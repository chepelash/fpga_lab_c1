==> flow/design.v <==
interface avalon_mm_if #(
  parameter DWIDTH = 32,
  parameter NUM_REGS = 4
)(
  input clk_i
);
localparam AWIDTH = $clog2( NUM_REGS ) + 1;
logic              waitrequest;
logic [AWIDTH-1:0] address;
logic              write;
logic [DWIDTH-1:0] writedata;
logic              read;
logic [DWIDTH-1:0] readdata;
logic              readdatavalid;
modport slave (
  input address, 
  input write, 
  input writedata, 
  input read, 
  output waitrequest, 
  output readdata, 
  output readdatavalid
);
modport master ( 
  output address, 
  output write, 
  output writedata, 
  output read, 
  input  waitrequest, 
  input  readdata, 
  input  readdatavalid
);
endinterface
interface avalon_st_if #(
  parameter DWIDTH    = 64,
  parameter CHANNEL_WIDTH = 1  
)(
  input clk_i
);
localparam EMPTY_WIDTH   = $clog2( DWIDTH / 8 );
logic                     ready;
logic [DWIDTH-1:0]        data;
logic                     valid;
logic                     startofpacket;
logic                     endofpacket;
logic [EMPTY_WIDTH-1:0]   empty;
logic [CHANNEL_WIDTH-1:0] channel;
modport sink (
  input  data,
  input  valid, 
  input  startofpacket, 
  input  endofpacket, 
  input  empty,
  input  channel,
  output ready  
);
modport src (
  output data,
  output valid, 
  output startofpacket, 
  output endofpacket, 
  output empty,
  output channel,
  input  ready
);
endinterface
module fifo #(
  parameter DWIDTH = 8,
  parameter AWIDTH = 4,
  parameter SWIDTH = 1,
  parameter SHOWAHEAD = "ON" 
)(
  input                     clk_i,
  input                     srst_i,
  input                     rd_i,
  input                     wr_i,
  input        [DWIDTH-1:0] wrdata_i,
  input        [SWIDTH-1:0] shift_i,
  output logic              empty_o,
  output logic              full_o,
  output logic [DWIDTH-1:0] rddata_o
);
logic [AWIDTH-1:0] wrpntr;
logic [AWIDTH-1:0] wrpntr_next;
logic [AWIDTH-1:0] wrpntr_succ;
logic [AWIDTH-1:0] rdpntr;
logic [AWIDTH-1:0] rdpntr_next;
logic [AWIDTH-1:0] rdpntr_succ;
logic full;
logic full_next;
logic empty;
logic empty_next;
logic wren;
logic [AWIDTH-1:0] shift;
(* ramstyle = "M10K" *) logic [DWIDTH-1:0] mem [2**AWIDTH-1:0];
assign wren    = wr_i & ( ~full );
assign full_o  = full;
generate
  if( SHOWAHEAD == "ON" )
    assign empty_o = empty_next;
  else if( SHOWAHEAD == "OFF" )
    assign empty_o = empty;
endgenerate
always_comb
  begin
    shift = '0 + shift_i;
  end
generate
  if( SHOWAHEAD == "ON" )
    begin
      always_ff @( posedge clk_i )
        rddata_o <= mem[rdpntr_next];
    end
  else if( SHOWAHEAD == "OFF" )
    begin
      always_ff @( posedge clk_i )
        rddata_o <= mem[rdpntr];
    end  
endgenerate
always_ff @( posedge clk_i )
  begin
    if( wren )
      mem[wrpntr] <= wrdata_i;
  end
always_ff @( posedge clk_i )
  begin
    if( srst_i )
      begin
        wrpntr <= '0;
        rdpntr <= '0;
        full   <= '0;
        empty  <= '1;
      end
    else
      begin
        wrpntr <= wrpntr_next;
        rdpntr <= rdpntr_next;
        full   <= full_next;
        empty  <= empty_next;
      end
  end
always_comb
  begin
    wrpntr_succ = wrpntr + 1'b1;
    rdpntr_succ = rdpntr + shift;
    wrpntr_next = wrpntr;
    rdpntr_next = rdpntr;
    full_next   = full;
    empty_next  = empty;
    case ( {wr_i, rd_i} )
      2'b01: begin 
        if( ~empty )
          begin
            rdpntr_next = rdpntr_succ;
            full_next   = '0;
            if( rdpntr_succ == wrpntr )
              empty_next = '1;
          end
      end
      2'b10: begin 
        if( ~full )
          begin
            wrpntr_next = wrpntr_succ;
            empty_next  = '0;
            if( wrpntr_succ == rdpntr )
              full_next = '1;
          end
      end
      2'b11: begin
        wrpntr_next = wrpntr_succ;
        rdpntr_next = rdpntr_succ;
      end
      default: begin
      end
    endcase
  end
endmodule
* Tool chain data of fifo *
Tool output for the design above, in the order of the flow.
Lines are those of the file above, counted from 1.
A cell with n/a has no value.

inputs
  design top = fifo
  clock = clk_i
  cell library = sky130hd
  library corner = tt_025C_1v80

* Word-level counts *
Counts by Yosys on the flattened word-level netlist (proc, flatten, opt, wreduce; memories kept). Print and check cells are left out. Cells with the same type and inputs are merged into one.
Yosys's memory passes give these memory sizes; they may raise the number of words (mostly to a power of two), join words into wider ones and drop unused or constant bits.

cells by class
  add/subtract/negate cells = 2
  equality and inequality tests = 7
  muxes and demuxes = 15
  bitwise operators = 2
  reduce/logical cells = 4

operators by type and width
  cell                                                                    count
  4-bit parallel mux with 2-bit select                                    2
  4-bit two-way mux                                                       3
  4-bit equality test                                                     2
  8-bit two-way mux                                                       1
  1-bit two-way mux                                                       7
  2-bit equality test (second input constant)                             2
  2-bit inequality test (second input constant)                           2
  2-bit AND reduction                                                     2
  2-bit nonzero test                                                      2
  4-bit by 1-bit adder with 4-bit output                                  1
  4-bit by 1-bit adder with 4-bit output (second input constant)          1
  1-bit parallel mux with 2-bit select                                    2
  2-bit by 1-bit equality test with 1-bit output (second input constant)  1
  1-bit bitwise AND                                                       1
  1-bit NOT                                                               1

storage and ports
  register bits = 10
  RAM bits = 128
  word width x clocked read ports = 8
  memories = 1
  output and inout bits = 10
  cells after elaboration = 35

memories
  memory  words  width  rd ports  write ports  RTL line  text
  mem     16     8      1         1            95        (* ramstyle = "M10K" *) logic [DWIDTH-1:0] mem [2**AWIDTH-1:0];

* Logic depth *
Longest topological path by Yosys (ltp), each cell counted once; first at word level (registers and memories cut), then after technology mapping (sequential cells cut; the memories' decode and read muxes count).

logic depth
  depth in word-level cells = 5
  ABC_AREA = 0
  mapped depth = 10
  depth with buffers taken out = 8

* Netlist *
Yosys stat after the flow's synthesis: flattened, memories mapped to cells. It holds for the ABC_AREA given above (unset counts as 0); a run with the other value may have another netlist.

mapped netlist
  standard cells after synthesis = 433
  synthesis area = 6,124.6 sq um
  sequential area = 4,204.0 sq um
  flip-flops = 146
  buffers = 22

cell types
  type                       count  total area (sq um)
  sky130_fd_sc_hd__edfxtp_1  128    3.84E+03
  sky130_fd_sc_hd__dfxtp_1   18     360.346
  sky130_fd_sc_hd__mux2_2    32     360.346
  sky130_fd_sc_hd__nand3_1   66     330.317
  sky130_fd_sc_hd__o21ai_0   34     170.163
  sky130_fd_sc_hd__and2_1    18     112.608
  sky130_fd_sc_hd__ha_1      9      112.608
  sky130_fd_sc_hd__o22ai_1   17     106.352
  sky130_fd_sc_hd__a41oi_1   9      78.826
  sky130_fd_sc_hd__xor2_1    7      61.309
  sky130_fd_sc_hd__clkbuf_1  15     56.304
  sky130_fd_sc_hd__nor2_1    12     45.043
  sky130_fd_sc_hd__nor3_1    7      35.034
  sky130_fd_sc_hd__xnor2_1   4      35.034
  sky130_fd_sc_hd__buf_2     6      30.029
  sky130_fd_sc_hd__a221oi_4  1      26.275
  sky130_fd_sc_hd__inv_1     7      26.275
  sky130_fd_sc_hd__nand2_1   6      22.522

Not listed: further types 26, cells in them 37.

* Worst setup path after synthesis *
Path of least setup slack by OpenSTA after synthesis, without wires, with an ideal clock, recovery checks aside; 20% of the period is set as input and as output delay. Where synthesis merged equal registers, the netlist keeps one of their names.

timing path after synthesis
  kind = input to register
  start point = in shift_i[0]
  end point = reg rddata_o[6]
  period = 2.92 ns
  input delay = 0.584 ns
  setup time = 0.120 ns
  arrival = 2.463 ns
  data required time = 2.800 ns
  setup slack = 0.337 ns
  delay of the path = 1.999 ns
  stages on the path = 8
  path buffers = 0
  synthesis period reached = 2.583 ns

"delay of the path" = arrival - input delay + setup time.
"stages on the path" counts driving pins, that of a launching flip-flop among them; a cell with two outputs on the path counts twice.
"synthesis period reached" = period - worst setup slack (recovery checks aside). The figure is calculated, with input and output delays left at 20% of the set period.
The rows between start and end are the longest chain of elaborated cells between them; the timing report does not say that the signal goes this way. Where chains are equally long, one stands for them.
A line is the first line of the expression or statement that the cell stems from. Yosys adds cells for indexed reads and writes and turns some case tables into memories.

on the way, after synthesis
  path through = sky130_fd_sc_hd__ha_1 sky130_fd_sc_hd__ha_1 sky130_fd_sc_hd__mux2_4 sky130_fd_sc_hd__a221oi_4 sky130_fd_sc_hd__nor3b_4 sky130_fd_sc_hd__nand2_2 sky130_fd_sc_hd__o22ai_1 sky130_fd_sc_hd__nor3_2
  length of the longest elaborated chain = 3
  elaborated cells on any way between the ends = 3
  classes of those cells = 1 x add/sub; 2 x mux

ends and longest elaborated chain, after synthesis
  element                                 RTL line  text
  start, declared                         78        input        [SWIDTH-1:0] shift_i,
  4-bit by 1-bit adder with 4-bit output  145       rdpntr_succ = rdpntr + shift;
  4-bit two-way mux                       152       if( ~empty )
  4-bit parallel mux with 2-bit select    150       case ( {wr_i, rd_i} )
  end, declared                           81        output logic [DWIDTH-1:0] rddata_o

* Timing after layout *
From the final timing report of stored run 1: the path of least setup slack in the routed layout; clock arrival at registers is part of the times.

timing path post-layout
  kind = input to output
  start point = in shift_i[0]
  end point = out empty_o
  period = 3.93 ns
  input delay = 0.79 ns
  external output delay = 0.79 ns
  arrival = 2.82 ns
  data required time = 3.14 ns
  setup slack = 0.32 ns
  stages on the path = 7
  path buffers = 2

The rows between start and end are the longest chain of elaborated cells between them; the timing report does not say that the signal goes this way. Where chains are equally long, one stands for them.

on the way, post-layout
  path through = sky130_fd_sc_hd__clkdlybuf4s50_1 sky130_fd_sc_hd__ha_1 sky130_fd_sc_hd__ha_1 sky130_fd_sc_hd__xor2_1 sky130_fd_sc_hd__nor4_1 sky130_fd_sc_hd__a32o_1 sky130_fd_sc_hd__clkdlybuf4s50_1
  length of the longest elaborated chain = 5
  elaborated cells on any way between the ends = 5
  classes of those cells = 1 x add/sub; 1 x eq/ne; 3 x mux

ends and longest elaborated chain, post-layout
  element                                 RTL line  text
  start, declared                         78        input        [SWIDTH-1:0] shift_i,
  4-bit by 1-bit adder with 4-bit output  145       rdpntr_succ = rdpntr + shift;
  4-bit equality test                     156       if( rdpntr_succ == wrpntr )
  1-bit two-way mux                       156
  1-bit two-way mux                       152       if( ~empty )
  1-bit parallel mux with 2-bit select    150       case ( {wr_i, rd_i} )
  end, declared                           79        output logic              empty_o,

Memo
Re: implementation data of fifo

Top module fifo; platform sky130hd; tools Yosys and OpenROAD; 2 stored runs in no particular order. Input and output delays are each 20% of the period that was set; the output load is 0.01 pF.
By "period reached" is meant the clock period of the run minus its worst setup slack. This is arithmetic on one report: input and output delays are still those of the set period (20% each).
"time of the worst setup path": the worst setup path's part of the clock period (all of it between registers, 20% less for each end at a port) less its slack. A launch clock that arrives late makes it longer, a capture clock that arrives late makes it shorter.
By "power" is meant OpenSTA's value without simulated activity: inputs other than the clock are taken to toggle once in ten clock periods, and the tool carries that through the logic.
Among the settings, - means not set for that run.

name                                            stored run 1     stored run 2
period_ns                                       3.93             2.74
CORE_UTILIZATION                                26               16
PLACE_DENSITY_LB_ADDON                          0.16             -
CORE_ASPECT_RATIO                               1.65             -
CELL_PAD_IN_SITES_GLOBAL_PLACEMENT              1                -
GPL_ROUTABILITY_DRIVEN                          0                -
CTS_CLUSTER_SIZE                                54               -
SLEW_MARGIN                                     40               20
CAP_MARGIN                                      20               20
CORE_MARGIN                                     2                2
standard-cell area of the final layout (sq um)  7,278.2          8,265.4
power (mW)                                      3.622            5.428
summed negative setup slack (ns)                0.000            0.000
synthesized cell area (sq um)                   6,124.6          6,124.6
worst setup slack after layout (ns)             0.323            0.076
period reached (ns)                             3.607            2.664
time of the worst setup path (ns)               2.04             2.12
type of the worst setup path                    input to output  input to register
utilization in the final report (%)             31.2             21.9
area inside the die boundary (sq um)            24,839.0         39,860.1
